==> flow/design.v <==
module lab2(
  input Clk,
  input [1:0] TurnLane_NS,
  input [1:0] Broken,
  output [2:0] Out_East,
  output [2:0] Out_West,
  output [2:0] Out_North,
  output [2:0] Out_South,
  output [1:0] Crosswalk_Light,  
  output Out_North_Turn,
  output Out_South_Turn
    );
integer FrequencyCount = 0;
integer LightDelay = 0;
reg Clk_Out;
integer state = 0;   
integer Pstate = 0;  
reg [1:0] crosswalk_reg = 2'b00;
reg [2:0] east_reg = 3'b000;
reg [2:0] west_reg = 3'b000; 
reg [2:0] north_reg = 3'b000;
reg [2:0] south_reg = 3'b000; 
reg north_turn_reg = 1'b0;
reg south_turn_reg = 1'b0;
always @(posedge Clk)
begin
FrequencyCount = FrequencyCount + 1;
if (FrequencyCount == 50000000)  
begin
FrequencyCount = 0;
LightDelay = LightDelay+1;
  case(state)
    0 :  
    begin 
      east_reg = 3'b100;
      west_reg = 3'b100;
      north_reg = 3'b100;
      south_reg = 3'b100;
      north_turn_reg = 1'b0;
      south_turn_reg = 1'b0;
      crosswalk_reg = 2'b00;
      if (Broken != 0) begin
           LightDelay = 0;
           state = 6;
       end
        if (LightDelay == 4) begin
              if((TurnLane_NS != 0) && (Pstate == 2))begin
                LightDelay = 0;
                state = 5;
            end
             else if(Pstate == 2)begin
                LightDelay = 0;
                state = 3;
            end
            else begin
                LightDelay = 0;
                state = 1;
            end
        end
        if(LightDelay == 4)begin
              LightDelay = 0;
              if(Pstate == 2)
                state = 3;
              else
                state = 1;
        end
    end
    1 :  
    begin 
      east_reg = 3'b001;
      west_reg = 3'b001;
      north_reg = 3'b100;
      south_reg = 3'b100;
      north_turn_reg = 1'b0;
      south_turn_reg = 1'b0;
      crosswalk_reg = 2'b01;
      if (LightDelay == 8) begin
          LightDelay = 0; 
          state = 2;
      end
    end
    2 :  
    begin 
      east_reg = 3'b010;
      west_reg = 3'b010;
      north_reg = 3'b100;
      south_reg = 3'b100;
      north_turn_reg = 1'b0;
      south_turn_reg = 1'b0;
      crosswalk_reg = 2'b00;
      if (LightDelay == 4) begin
          Pstate = 2;
          LightDelay = 0;
          state = 0;
      end
    end
    3 :  
    begin 
          east_reg = 3'b100;
          west_reg = 3'b100;
          north_reg = 3'b001;
          south_reg = 3'b001;
          north_turn_reg = 1'b0;
          south_turn_reg = 1'b0;
         crosswalk_reg = 2'b10;
          if (LightDelay == 8) begin
              LightDelay = 0;
              state = 4;
          end
      end
    4 :  
    begin 
          east_reg = 3'b100;
          west_reg = 3'b100;
          north_reg = 3'b010;
          south_reg = 3'b010;
          north_turn_reg = 1'b0;
          south_turn_reg = 1'b0;
          crosswalk_reg = 2'b00;
          if (LightDelay == 4) begin
              LightDelay = 0;
              Pstate = 4;
              state = 0;
          end
     end
    5 :  
    begin 
          east_reg  = 3'b100;
          west_reg = 3'b100;
          north_reg = 3'b001;
          south_reg = 3'b001;
          if(LightDelay<4) begin
              north_turn_reg = 1'b1;
              south_turn_reg = 1'b1;
          end
          if (LightDelay == 4) begin     
             north_turn_reg = 1'b0;
             south_turn_reg = 1'b0;
             crosswalk_reg = 2'b10;
          end
              if (LightDelay == 10) begin
                  LightDelay = 0;
                  state = 4;
             end
    end
    6 :  
    begin 
              east_reg  = 3'b000;
              west_reg = 3'b000;
              north_reg = 3'b000;
              south_reg = 3'b000;
           if (LightDelay == 2) begin
                  LightDelay = 0;
                  state = 0;
           end
    end
  default : state = 0;
  endcase
  end
  end
assign Out_North_Turn = north_turn_reg;
assign Out_South_Turn = south_turn_reg;
assign Crosswalk_Light = crosswalk_reg;
assign Out_East = east_reg;
assign Out_West = west_reg; 
assign Out_North = north_reg;
assign Out_South = south_reg; 
endmodule
======== Step by step through the tools: lab2 ========
What the tools print for lab2, step after step.
Lines are those of the file above, counted from 1.
Operators: Yosys type, input widths -> output width; for muxes data width and select width s.
Cell names lack the library's common part.
The mark n/a stands for no value.
design
  top module .............................. lab2
  clock port .............................. Clk
  standard-cell library ................... sky130hd
  timing corner ........................... tt_025C_1v80

======== Word-level counts ========
Counts by Yosys on the flattened word-level netlist (proc, flatten, opt, wreduce; memories kept). Register bits leave out memories and registers merged into their read ports (data or address). Print and check cells are left out.
operators by class
  $add $sub $neg .......................... 2
  $lt $le $gt $ge ......................... 1
  equality and inequality tests ........... 24
  muxes and demuxes ....................... 33
  reductions and logical operators ........ 22
operator list
  operator               number
  $mux 32                21
  $pmux 32 s6            1
  $eq 32x3->1 const B    5
  $pmux 32 s5            1
  $eq 32x4->1 const B    3
  $add 32x2->32 const B  2
  $eq 32x2->1 const B    2
  $eq 32x5->1 const B    2
  $pmux 32 s2            1
  $eq 32x1->1 const B    1
  $eq 32x27->1 const B   1
  $lt 32x4->1 const B    1
  $logic_not 32->1       1
  $pmux 3 s4             2
  $ne 2x2->1 const B     7
  $reduce_bool 4->1      3
  $reduce_bool 2->1      4
  $pmux 2 s4             1
  $reduce_and 7->1       1
  $reduce_or 2->1        3
  $reduce_and 3->1       2
  $reduce_or 3->1        2
  $reduce_or 5->1        1
  $reduce_and 2->1       2
  $ne 4x4->1 const B     1
  $reduce_and 4->1       1
  $reduce_or 4->1        1
  $mux 2                 2
Not listed: further kinds 6, cells in them 7.
word-level totals
  bits in registers ....................... 137
  input bits .............................. 5
  output and inout port bits .............. 16
  elaborated cells ........................ 90

======== Longest topological paths ========
Longest topological path by Yosys (ltp), each cell counted once; first at word level (registers and memories cut), then after technology mapping (sequential cells cut; the memories' decode and read muxes count).
depth
  depth after elaboration ................. 11
  ABC_AREA ................................ 1
  depth in mapped cells ................... 18
  gate-level depth less buffers ........... 18

======== After synthesis ========
Yosys stat after the flow's synthesis: flattened, memories mapped to cells. It holds for the ABC_AREA given above (unset counts as 0); a run with the other value may have another netlist.
synthesis totals
  mapped cells ............................ 793
  chip area (Yosys) ....................... 5612.9 um^2
  sequential area ......................... 2021.9 um^2
  flip-flops .............................. 78
  buffers ................................. 25
cell types
  type      number  total area (um^2)
  edfxtp_1  46      1.38E+03
  dfxtp_1   32      640.614
  nand2_1   168     630.605
  inv_1     118     442.925
  nor2_1    118     442.925
  nand3_1   52      260.25
  xor2_1    28      245.235
  o41ai_1   26      227.718
  nand4_1   34      212.704
  nor3_1    37      185.178
  xnor2_1   16      140.134
  nand2_2   16      100.096
  nor2_4    7       78.826
  nand3_2   7       70.067
  clkbuf_1  16      60.058
  o21ai_0   12      60.058
  inv_2     15      56.304
  buf_4     7       52.55
Not listed: further types 23, cells in them 38.

======== Timing after synthesis ========
Source: OpenSTA report_checks on the synthesized netlist (no wires, ideal clock, input and output delay 20% of the period each), path of least setup slack; recovery checks are left aside. Register names are those of the netlist, which keeps one name where synthesis merged equal registers.
path post-synthesis
  kind .................................... register -> register
  start ................................... reg FrequencyCount[0]
  end ..................................... reg LightDelay[0]
  period .................................. 4520 ps
  setup time .............................. 387 ps
  time at the first pin ................... 0 ps
  data arrival time ....................... 2521 ps
  data required time ...................... 4133 ps
  setup slack ............................. 1612 ps
  path delay .............................. 2908 ps
  stages on the path ...................... 13
  buffers on the path ..................... 0
  synthesis period reached ................ 2908 ps
"path delay" is the arrival time less input delay plus setup time.
"stages on the path" counts driving pins, that of a launching flip-flop among them; a cell with two outputs on the path counts twice.
"synthesis period reached" is the clock period less the worst setup slack; recovery checks do not enter. This is arithmetic on one report: input and output delays are still those of the set period (20% each).
The rows between start and end are the longest chain of elaborated cells between them; the timing report does not say that the signal goes this way. Where chains are equally long, one stands for them.
A line is the first line of the expression or statement that the cell stems from. Yosys adds cells for indexed reads and writes and turns some case tables into memories.
At most two assigning lines are given for a register; there are more.
Only ways into the end's enable, where the timed path ends, are counted here.
on the way, post-synthesis
  path through ............................ dfxtp_1 > ha_1 > nand2_1 > nor2_2 > nand2_2 > nor2_4 > nand2_2 > nor4_4 > nand2_1 > xor2_1 > nor3_1 > nand3_1 > inv_1
  cells in the longest elaborated chain ... 2
  elaborated cells between the ends (all ways) .. 2
  source lines of those cells ............. 2
  classes of those cells .................. 1 x add/sub; 1 x eq/ne
ends and longest elaborated chain, post-synthesis
  what                RTL line  RTL
  start: declaration  13        integer FrequencyCount = 0;
  start: assignment   27        FrequencyCount = FrequencyCount + 1;
  start: assignment   30        FrequencyCount = 0;
  $add 32x2->32       27
  $eq 32x27->1        28        if (FrequencyCount == 50000000)
  end: assignment     31        LightDelay = LightDelay+1;
  end: assignment     43        LightDelay = 0;
  end: declaration    14        integer LightDelay = 0;

======== Timing after layout ========
From the final timing report of entry A: the path of least setup slack in the routed layout; clock arrival at registers is part of the times.
The report prints the path's times to 10 ps; the period is as set.
path post-layout
  kind .................................... register -> register
  start ................................... reg LightDelay[0]
  end ..................................... reg Pstate[2]
  period .................................. 3740 ps
  setup time .............................. 290 ps
  time at the first pin ................... 340 ps
  data arrival time ....................... 2900 ps
  data required time ...................... 3800 ps
  setup slack ............................. 900 ps
  stages on the path ...................... 16
  buffers on the path ..................... 1
The rows between start and end are the longest chain of elaborated cells between them; the timing report does not say that the signal goes this way. Where chains are equally long, one stands for them.
At most two assigning lines are given for a register; there are more.
Only ways into the end's enable, where the timed path ends, are counted here.
on the way, post-layout
  path through ............................ edfxtp_1 > ha_4 > nand2_4 > nor2_4 > nand3_4 > nor2_4 > nand3_2 > xor2_2 > buf_4 > nor2_2 > nand4_1 > nor2_2 > nand3_2 > nor2_4 > nand4_1 > nor2_2
  cells in the longest elaborated chain ... 4
  elaborated cells between the ends (all ways) .. 5
  classes of those cells .................. 1 x add/sub; 3 x eq/ne; 1 x reduce/logical
ends and longest elaborated chain, post-layout
  what                RTL line  RTL
  start: declaration  14        integer LightDelay = 0;
  start: assignment   31        LightDelay = LightDelay+1;
  start: assignment   43        LightDelay = 0;
  $add 32x2->32       31
  $eq 32x4->1         91        if (LightDelay == 4) begin
  $ne 2x2->1          n/a
  $reduce_and 4->1    n/a
  end: assignment     92        Pstate = 2;
  end: assignment     122       Pstate = 4;
  end: declaration    17        integer Pstate = 0;

Hand-over note for lab2

Module lab2, platform sky130hd: 2 stored runs of the flow (Yosys, OpenROAD) with differing settings, in no particular order. Input and output delays are each 20% of the period that was set; the output load is 0.01 pF.
"overall power": no workload was simulated; the value follows from the tool's default switching activity.

---- entry A ----
settings
  period_ns = 3.74
  CORE_UTILIZATION = 29
  SETUP_SLACK_MARGIN = 0.99
  PLACE_DENSITY = 0.5
  HOLD_SLACK_MARGIN = -0.01
  CELL_PAD_IN_SITES_DETAIL_PLACEMENT = 0
  TNS_END_PERCENT = 20
  ABC_AREA = 1
  CTS_CLUSTER_DIAMETER = 76
  MIN_ROUTING_LAYER = met1
  CAP_MARGIN = 20
  CORE_MARGIN = 2
  SLEW_MARGIN = 20
results
  mapped cell area after synthesis ........ 5612.9 um^2
  die outline area ........................ 20483.3 um^2
  standard-cell area after routing ........ 7185.6 um^2
  smallest setup slack .................... 902 ps
  final setup TNS ......................... 0 ps
  overall power ........................... 2724 uW

---- entry B ----
settings
  period_ns = 4.75
  SETUP_SLACK_MARGIN = 1.14
  CAP_MARGIN = 20
  CORE_MARGIN = 2
  CORE_UTILIZATION = 40
  SLEW_MARGIN = 20
results
  mapped cell area after synthesis ........ 4819.6 um^2
  die outline area ........................ 12943.6 um^2
  standard-cell area after routing ........ 5750.5 um^2
  smallest setup slack .................... 1231 ps
  final setup TNS ......................... 0 ps
  overall power ........................... 1349 uW

End of note.
